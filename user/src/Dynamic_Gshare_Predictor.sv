==> flow/design.v <==
    typedef enum logic [6:0] {
        OPCODE_RTYPE = 7'b0110011,
        OPCODE_ITYPE = 7'b0010011,
        OPCODE_BTYPE = 7'b1100011,
        OPCODE_JAL   = 7'b1101111,
        OPCODE_JALR  = 7'b1100111,
        OPCODE_STYPE = 7'b0100011,
        OPCODE_AUIPC = 7'b0010111,
        OPCODE_LUI   = 7'b0110111,
        OPCODE_LTYPE = 7'b0000011,
        OPCODE_ZICSR = 7'b1110011,
        OPCODE_FENCE = 7'b0001111,
        OPCODE_ZERO  = 7'b0000000
    } opcode_e;
    typedef enum logic [1:0] {
        NONE         = 0,
        STATIC       = 1,
        DYNAMIC_1bit = 2,
        GSHARE       = 3
    } bpu_type_e;
module Dynamic_Gshare_Predictor #(
    parameter int unsigned INDEX_BITS = 8,
    parameter int unsigned META_BITS  = 2
) (
    input  logic                 clk,
    input  logic                 rst_n,
    input  logic                 valid_i,
    input  logic [         31:0] pc_i,
    input  logic                 is_branch_instr_i,
    input  logic [          1:0] jump_type_i,
    input  logic [         31:0] imm_i,
    input  logic [         31:0] branch_target_i,
    input  logic                 update_valid_i,
    input  logic [         31:0] update_pc_i,
    input  logic                 update_is_branch_i,
    input  logic                 update_taken_i,
    input  logic [META_BITS-1:0] update_meta_i,
    output logic                 predict_taken_o,
    output logic [         31:0] predict_target_o,
    output logic [META_BITS-1:0] predict_meta_o
);
    localparam int unsigned PHT_ENTRIES = 1 << INDEX_BITS;
    localparam int unsigned HASH_BITS = (INDEX_BITS < META_BITS) ? INDEX_BITS : META_BITS;
    logic   [           1:0] pht_table   [0:PHT_ENTRIES-1];
    logic   [ META_BITS-1:0] ghr_q;
    logic   [INDEX_BITS-1:0] predict_idx;
    logic   [INDEX_BITS-1:0] update_idx;
    integer                  i;
    function automatic logic [INDEX_BITS-1:0] gshare_index(input logic [31:0] pc,
                                                           input logic [META_BITS-1:0] history);
        logic [INDEX_BITS-1:0] pc_idx;
        logic [INDEX_BITS-1:0] history_folded;
        begin
            pc_idx         = pc[INDEX_BITS+1:2];
            history_folded = '0;
            if (HASH_BITS > 0) begin
                history_folded[HASH_BITS-1:0] = history[HASH_BITS-1:0];
            end
            gshare_index = pc_idx ^ history_folded;
        end
    endfunction
    function automatic logic [1:0] next_counter(input logic [1:0] counter, input logic taken);
        begin
            if (taken) begin
                if (counter != 2'b11) begin
                    next_counter = counter + 2'b01;
                end else begin
                    next_counter = counter;
                end
            end else if (counter != 2'b00) begin
                next_counter = counter - 2'b01;
            end else begin
                next_counter = counter;
            end
        end
    endfunction
    assign predict_idx    = gshare_index(pc_i, ghr_q);
    assign update_idx     = gshare_index(update_pc_i, update_meta_i);
    assign predict_meta_o = ghr_q;
    always_comb begin
        predict_taken_o  = 1'b0;
        predict_target_o = branch_target_i;
        if (valid_i) begin
            unique case (jump_type_i)
                2'b01:  predict_taken_o = 1'b1;
                2'b10: predict_taken_o = 1'b0;
                default: begin
                    if (is_branch_instr_i) begin
                        predict_taken_o = pht_table[predict_idx][1];
                    end
                end
            endcase
        end
    end
    always_ff @(posedge clk or negedge rst_n) begin
        if (!rst_n) begin
            ghr_q <= '0;
            for (i = 0; i < PHT_ENTRIES; i++) begin
                pht_table[i] = 2'b01;
            end
        end else if (update_valid_i && update_is_branch_i) begin
            pht_table[update_idx] <= next_counter(pht_table[update_idx], update_taken_i);
            ghr_q                 <= {ghr_q[META_BITS-2:0], update_taken_i};
        end
    end
    logic unused_imm_bit;
    assign unused_imm_bit = imm_i[0];
endmodule
# [From RTL to reports: Dynamic_Gshare_Predictor]
# The steps from the RTL of Dynamic_Gshare_Predictor to its reports follow in flow order.
# Line numbers count from 1 in the design file above.
# Operators: Yosys type, input widths -> output width; for muxes data width and select width s.
# Not given: --
[design] top_module="Dynamic_Gshare_Predictor" clk_port="clk" cell_library="sky130hd" corner="tt_025C_1v80"

# [Elaborated design]
# Counts by Yosys on the flattened word-level netlist (proc, flatten, opt, wreduce). Print and check cells are left out. Cells with the same type and inputs are merged into one.
[word_totals] register_bits=514 inputBits=139 word_cells=1043
[op_classes] addsub=2 eq_ne=513 n_mux=9 bitwise=2 reduce_and_logical=260
[ops] cell="$eq 8x8->1 const B" count=256
[ops] cell="$eq 8x7->1 const B" count=128
[ops] cell="$pmux 2 s256" count=2
[ops] cell="$reduce_and 2->1" count=256
[ops] cell="$eq 8x6->1 const B" count=64
[ops] cell="$eq 8x5->1 const B" count=32
[ops] cell="$eq 8x4->1 const B" count=16
[ops] cell="$eq 8x3->1 const B" count=8
[ops] cell="$eq 8x2->1 const B" count=4
[ops] cell="$eq 8x1->1 const B" count=2
[ops] cell="$xor 8x2->8" count=2
[ops] cell="$logic_not 8->1" count=2
[ops] cell="$mux 2" count=4
[ops] cell="$add 2x1->2 const B" count=1
[ops] cell="$sub 2x1->2 const B" count=1
[ops] cell="$eq 2x1->1 const B" count=1
[ops] cell="$eq 2x2->1 const B" count=1
[ops] cell="$ne 2x2->1 const B" count=1
[ops] cell="$reduce_bool 2->1" count=1
[ops] cell="$pmux 1 s2" count=1
[ops] cell="$mux 1" count=2
[ops] cell="$logic_and 1x1->1" count=1

# [Depth]
# Longest topological path by Yosys (ltp), each cell counted once; first at word level (registers and memories cut), then after technology mapping (sequential cells cut; the memories' decode and read muxes count).
[depth] word_depth=7 ABC_AREA=0 depth_mapped=20

# [Netlist]
# Source: synth_stat.txt of the flow (Yosys; design flattened, memories mapped). It holds for the ABC_AREA given above (unset counts as 0); a run with the other value may have another netlist.
[synth_totals] cells=3548 yosys_area_um2=30329.1 sequential_area_um2=13182.6 ff_cells=514 buffers=328
[types] cell_type="sky130_fd_sc_hd__dfstp_2" count=256 type_area_um2=6.73E+03
[types] cell_type="sky130_fd_sc_hd__dfrtp_1" count=258 type_area_um2=6.46E+03
[types] cell_type="sky130_fd_sc_hd__nand2_1" count=895 type_area_um2=3.36E+03
[types] cell_type="sky130_fd_sc_hd__o21ai_2" count=160 type_area_um2=1.4E+03
[types] cell_type="sky130_fd_sc_hd__a22oi_1" count=155 type_area_um2=1.16E+03
[types] cell_type="sky130_fd_sc_hd__o21ai_1" count=216 type_area_um2=1.08E+03
[types] cell_type="sky130_fd_sc_hd__o21ai_0" count=199 type_area_um2=995.955
[types] cell_type="sky130_fd_sc_hd__clkbuf_1" count=181 type_area_um2=679.402
[types] cell_type="sky130_fd_sc_hd__nand3_1" count=126 type_area_um2=630.605
[types] cell_type="sky130_fd_sc_hd__buf_4" count=64 type_area_um2=480.461
[types] cell_type="sky130_fd_sc_hd__o22ai_1" count=75 type_area_um2=469.2
[types] cell_type="sky130_fd_sc_hd__a21oi_1" count=92 type_area_um2=460.442
[types] cell_type="sky130_fd_sc_hd__nor3_1" count=76 type_area_um2=380.365
[types] cell_type="sky130_fd_sc_hd__a22o_1" count=36 type_area_um2=315.302
[types] cell_type="sky130_fd_sc_hd__nor4_1" count=50 type_area_um2=312.8
[types] cell_type="sky130_fd_sc_hd__nor2_1" count=83 type_area_um2=311.549
[types] cell_type="sky130_fd_sc_hd__nand4_1" count=48 type_area_um2=300.288
[types] cell_type="sky130_fd_sc_hd__a32oi_1" count=32 type_area_um2=280.269
# Not listed: further types 70, cells in them 546.

# [Worst setup path after synthesis]
# OpenSTA on the mapped netlist: ideal clock, no wires. The path of least setup slack (recovery checks aside). Input and output delay are each 20% of the period. Register names are those of the netlist, which keeps one name where synthesis merged equal registers.
[synth_timing] path_kind="in2out" startpoint="input pc_i[9]" endpoint="output predict_taken_o" clock_period_ns=7.05 out_delay_ns=1.410 arrival_time_ns=4.191 setup_slack_ns=1.449 delay_ns=2.781 path_stages=13 n_path_buf=5 synth_period_reached_ns=5.601
# "delay_ns" = arrival - input delay + setup time.
# At an output port there is no setup time.
# "path_stages": output pins that drive a net of the path, with the launching flip-flop's if there is one; two outputs of one cell count as two.
# "synth_period_reached_ns" is the clock period less the worst setup slack; recovery checks do not enter. This is arithmetic on one report: input and output delays are still those of the set period (20% each).
# The rows between start and end are the longest chain of elaborated cells between them; the timing report does not say that the signal goes this way. Where chains are equally long, one stands for them.
# Each line given opens the expression or statement behind the cell; cells for indexed reads and writes are added by Yosys, which also makes memories of some case tables.
[synth_via] path_cell_list="sky130_fd_sc_hd__clkbuf_1 -> sky130_fd_sc_hd__clkbuf_1 -> sky130_fd_sc_hd__buf_1 -> sky130_fd_sc_hd__clkbuf_1 -> sky130_fd_sc_hd__buf_1 -> sky130_fd_sc_hd__o21ai_0 -> sky130_fd_sc_hd__o211ai_1 -> sky130_fd_sc_hd__o21ai_0 -> sky130_fd_sc_hd__nand4b_1 -> sky130_fd_sc_hd__nor4b_1 -> sky130_fd_sc_hd__nor4_1 -> sky130_fd_sc_hd__nand4b_1 -> sky130_fd_sc_hd__a21boi_0" elab_chain_cells=6
[synth_lines] item="from (decl)" line_no=28 source="input  logic [         31:0] pc_i,"
[synth_lines] item="$xor 8x2->8" line_no=59 source="gshare_index = pc_idx ^ history_folded;"
[synth_lines] item="$eq 8x8->1" line_no=89 source="predict_taken_o = pht_table[predict_idx][1];"
[synth_lines] item="$pmux 2 s256" line_no=89
[synth_lines] item="$mux 1" line_no=88 source="if (is_branch_instr_i) begin"
[synth_lines] item="$pmux 1 s2" line_no=84 source="unique case (jump_type_i)"
[synth_lines] item="$mux 1" line_no=83 source="if (valid_i) begin"
[synth_lines] item="to (decl)" line_no=38 source="output logic                 predict_taken_o,"

Ticket comment

Stored flow runs of Dynamic_Gshare_Predictor (2 of them; Yosys, OpenROAD, sky130hd). They differ in their settings and are not a sequence. Constraints: input delay and output delay 20% of the set period each, output load 0.01 pF.
[flow run A] settings: period_ns=5.79, CORE_UTILIZATION=68, CAP_MARGIN=20, CORE_MARGIN=2, SLEW_MARGIN=20
[flow run A] result: did not finish, routing stopped with GRT-0116
[flow run B] settings: period_ns=4.97, CORE_UTILIZATION=66, SETUP_SLACK_MARGIN=0.12, PLACE_DENSITY=0.39, ABC_AREA=0, GPL_ROUTABILITY_DRIVEN=0, CTS_CLUSTER_SIZE=64, SLEW_MARGIN=10, MAX_ROUTING_LAYER=met5, CAP_MARGIN=20, CORE_MARGIN=2
[flow run B] result: did not finish, routing stopped with GRT-0116
